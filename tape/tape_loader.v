==> flow/design.v <==
module adc_interface  
(
  addr, 
  data,
  din, 
  dout,
  sclk, 
  rst,
  csn
);
	input [1:0]    addr;
	output [11:0]  data;
	input          sclk;
	input          rst;
	input          din;
	output         dout;
	output			csn;
	reg [11:0]    data_reg = 12'd0;
	reg           dout;
	reg 			  cs_reg = 1'b0;
	reg [3:0]     sclk_count = 4'b0000;
	reg  [11:0]   din_ff = 12'd0;
	assign csn = ~cs_reg;
	assign data = data_reg;
	always @ (posedge sclk or posedge rst)
	  if (rst) begin
		 sclk_count <= 4'b0000;
		 cs_reg <= 1'b0;
	  end else begin
		 sclk_count <= sclk_count + 1'b1;
		 cs_reg <= 1'b1;
	  end
	always @ (*)
	  case (sclk_count)
		 4'd3: dout = addr[1];
		 4'd4: dout = addr[0];
		 default: dout = 1'b0;
	  endcase
	always @ (posedge sclk or posedge rst)
	  if (rst)
			din_ff <= 12'd0;
	  else 
		 casez (sclk_count)
			4'b01??, 4'b1???: din_ff <= {din_ff[10:0],din};
		 endcase
	always @ (negedge sclk) begin
	  if (sclk_count == 4'b0000) begin
		  data_reg <= din_ff;
	  end
	end
endmodule
module tape_dsp
(
	input[11:0] in_adc,
	output ear
);
assign ear = in_adc > 12'h60;
endmodule
module tape_loader
(
	input clk,
	input din,
	input rst,
	output dout,
	output dclk,
	output dcsn,
	output ear
);
	wire [11:0] data_adc;
	assign dclk = clk;
	adc_interface adc_interface
	(
		.addr(2'b00),   
		.data(data_adc),
		.sclk(dclk),
		.rst(rst),
		.din(din),
		.dout(dout),
		.csn(dcsn)
	);
	tape_dsp tape_dsp
	(
		.in_adc(data_adc),
		.ear(ear)
	);
endmodule
---- Reports on tape_loader ----
What the tools print for tape_loader, step after step.
Line numbers count from 1 in the design file above.
Operators carry their Yosys type and port widths (W data, S select, Z words).
Library cell names are shortened.
Not given: n/a
design
  design top .............................. tape_loader
  clock ................................... clk
  library ................................. sky130hd
  timing corner ........................... tt_025C_1v80

---- Word-level counts ----
Counts by Yosys on the flattened word-level netlist (proc, flatten, opt, wreduce; memories kept). Register bits leave out memories and registers merged into their read ports (data or address); mux counts leave out enables and synchronous resets folded into registers. Print and check cells are left out. Cells with the same type and inputs are merged into one.
operators by class
  add/sub/neg operators ................... 1
  bitwise gates (word level) .............. 1
  reduce/logical cells .................... 2
  equal/unequal tests ..................... 1
  order comparisons ....................... 1
operator list
  cell                   number
  $gt A12 B7 Y1 const B  1
  $add A4 B1 Y4 const B  1
  $logic_not A4 Y1       1
  $eq A2 B1 Y1 const B   1
  $reduce_or A2 Y1       1
  $not A1 Y1             1
bit counts
  register bits ........................... 29
  elaborated cells ........................ 10

---- Longest topological paths ----
Depth = most cells in a row (Yosys ltp): at word level without a register or memory, in the mapped netlist without a sequential cell, where the memories' decode and read muxes count.
logic depth
  word-level depth ........................ 2
  ABC_AREA ................................ 0
  depth in mapped cells ................... 3

---- After synthesis ----
The flow's flattened synthesis, as Yosys stat reports it; memories are mapped. The netlist is that of the ABC_AREA named above (0 if unset); the other value can give another one.
mapped netlist
  cell count .............................. 63
  flip-flops .............................. 29
  area of sequential cells ................ 785.8 um^2
  synthesis area .......................... 1067.3 um^2
cells by type
  type      number  total area (um^2)
  dfrtp_1   17      425.408
  edfxtp_1  12      360.346
  mux2_2    12      135.13
  ha_1      2       25.024
  buf_4     3       22.522
  inv_1     5       18.768
  or4_4     1       11.261
  nor3_2    1       10.01
  xnor2_1   1       8.758
  xor2_1    1       8.758
  conb_1    2       7.507
  and2_1    1       6.256
  nor2_2    1       6.256
  nor4_1    1       6.256
  a21oi_1   1       5.005
  nand3_1   1       5.005
  o21ai_1   1       5.005
The figures by module come from a second, unflattened synthesis with its own total; it is not the netlist above.
second synthesis, totals
  cells (unflattened synthesis) ........... 65
  area total of the unflattened synthesis .. 1126.1 um^2
Rows give one instance, submodules left out.
by module
  module         times used  seq. area (um^2)  area (um^2)  cells
  adc_interface  1           785.8             1081.0       58
  tape_dsp       1           0.0               33.8         5
  tape_loader    1           0.0               11.3         2

Module tape_loader, platform sky130hd: 2 stored runs of the flow (Yosys, OpenROAD) with differing settings, in no particular order. Input and output delays are each 20% of the period that was set; the output load is 0.01 pF.

Flow files of flow run A
==> flow/run.sh <==
#!/bin/bash
# the make line also repeats the synthesis and layout settings of config.mk as NAME=value (left out here)
make -C /OpenROAD-flow-scripts/flow DESIGN_CONFIG=/design/flow/config.mk WORK_HOME=/design/flow/orfs CLKGATE_MAP_FILE= finish
==> flow/config.mk <==
export PLATFORM = sky130hd
export DESIGN_NAME = tape_loader
export DESIGN_NICKNAME = tape_loader
export VERILOG_FILES = /design/flow/design.v
export SDC_FILE = /design/flow/constraint.sdc
export NUM_CORES = 4
export LEC_CHECK = 0
export CAP_MARGIN = 20
export CORE_MARGIN = 2
export CORE_UTILIZATION = 31
export SLEW_MARGIN = 20
==> flow/constraint.sdc <==
create_clock -name core_clock -period 4.32 [get_ports {clk}]
set_input_delay 0.8640 -clock core_clock [delete_from_list [all_inputs] [get_ports {clk}]]
set_output_delay 0.8640 -clock core_clock [all_outputs]
set_load 0.01 [all_outputs]

report of flow run A
yosys chip area after synthesis (um^2): 1067.3
finish__design__die__area: 3928.2
finish__design__instance__utilization: 0.3896
finish__timing__setup__ws: -0.416
finish__timing__hold__ws: 0.489

Flow files of flow run B
==> flow/run.sh <==
#!/bin/bash
# the make line also repeats the synthesis and layout settings of config.mk as NAME=value (left out here)
make -C /OpenROAD-flow-scripts/flow DESIGN_CONFIG=/design/flow/config.mk WORK_HOME=/design/flow/orfs CLKGATE_MAP_FILE= finish
==> flow/config.mk <==
export PLATFORM = sky130hd
export DESIGN_NAME = tape_loader
export DESIGN_NICKNAME = tape_loader
export VERILOG_FILES = /design/flow/design.v
export SDC_FILE = /design/flow/constraint.sdc
export NUM_CORES = 4
export LEC_CHECK = 0
export CAP_MARGIN = 35
export CELL_PAD_IN_SITES_GLOBAL_PLACEMENT = 2
export CORE_ASPECT_RATIO = 0.67
export CORE_MARGIN = 5
export CORE_UTILIZATION = 54
export GPL_ROUTABILITY_DRIVEN = 1
export HOLD_SLACK_MARGIN = 0.12
export SETUP_SLACK_MARGIN = 0.34
export SLEW_MARGIN = 10
==> flow/constraint.sdc <==
create_clock -name core_clock -period 4.53 [get_ports {clk}]
set_input_delay 0.9060 -clock core_clock [delete_from_list [all_inputs] [get_ports {clk}]]
set_output_delay 0.9060 -clock core_clock [all_outputs]
set_load 0.01 [all_outputs]

report of flow run B
yosys chip area after synthesis (um^2): 1067.3
finish__design__die__area: 2983.3
finish__design__instance__utilization: 0.6667
finish__timing__setup__ws: -0.327
finish__timing__hold__ws: 0.478
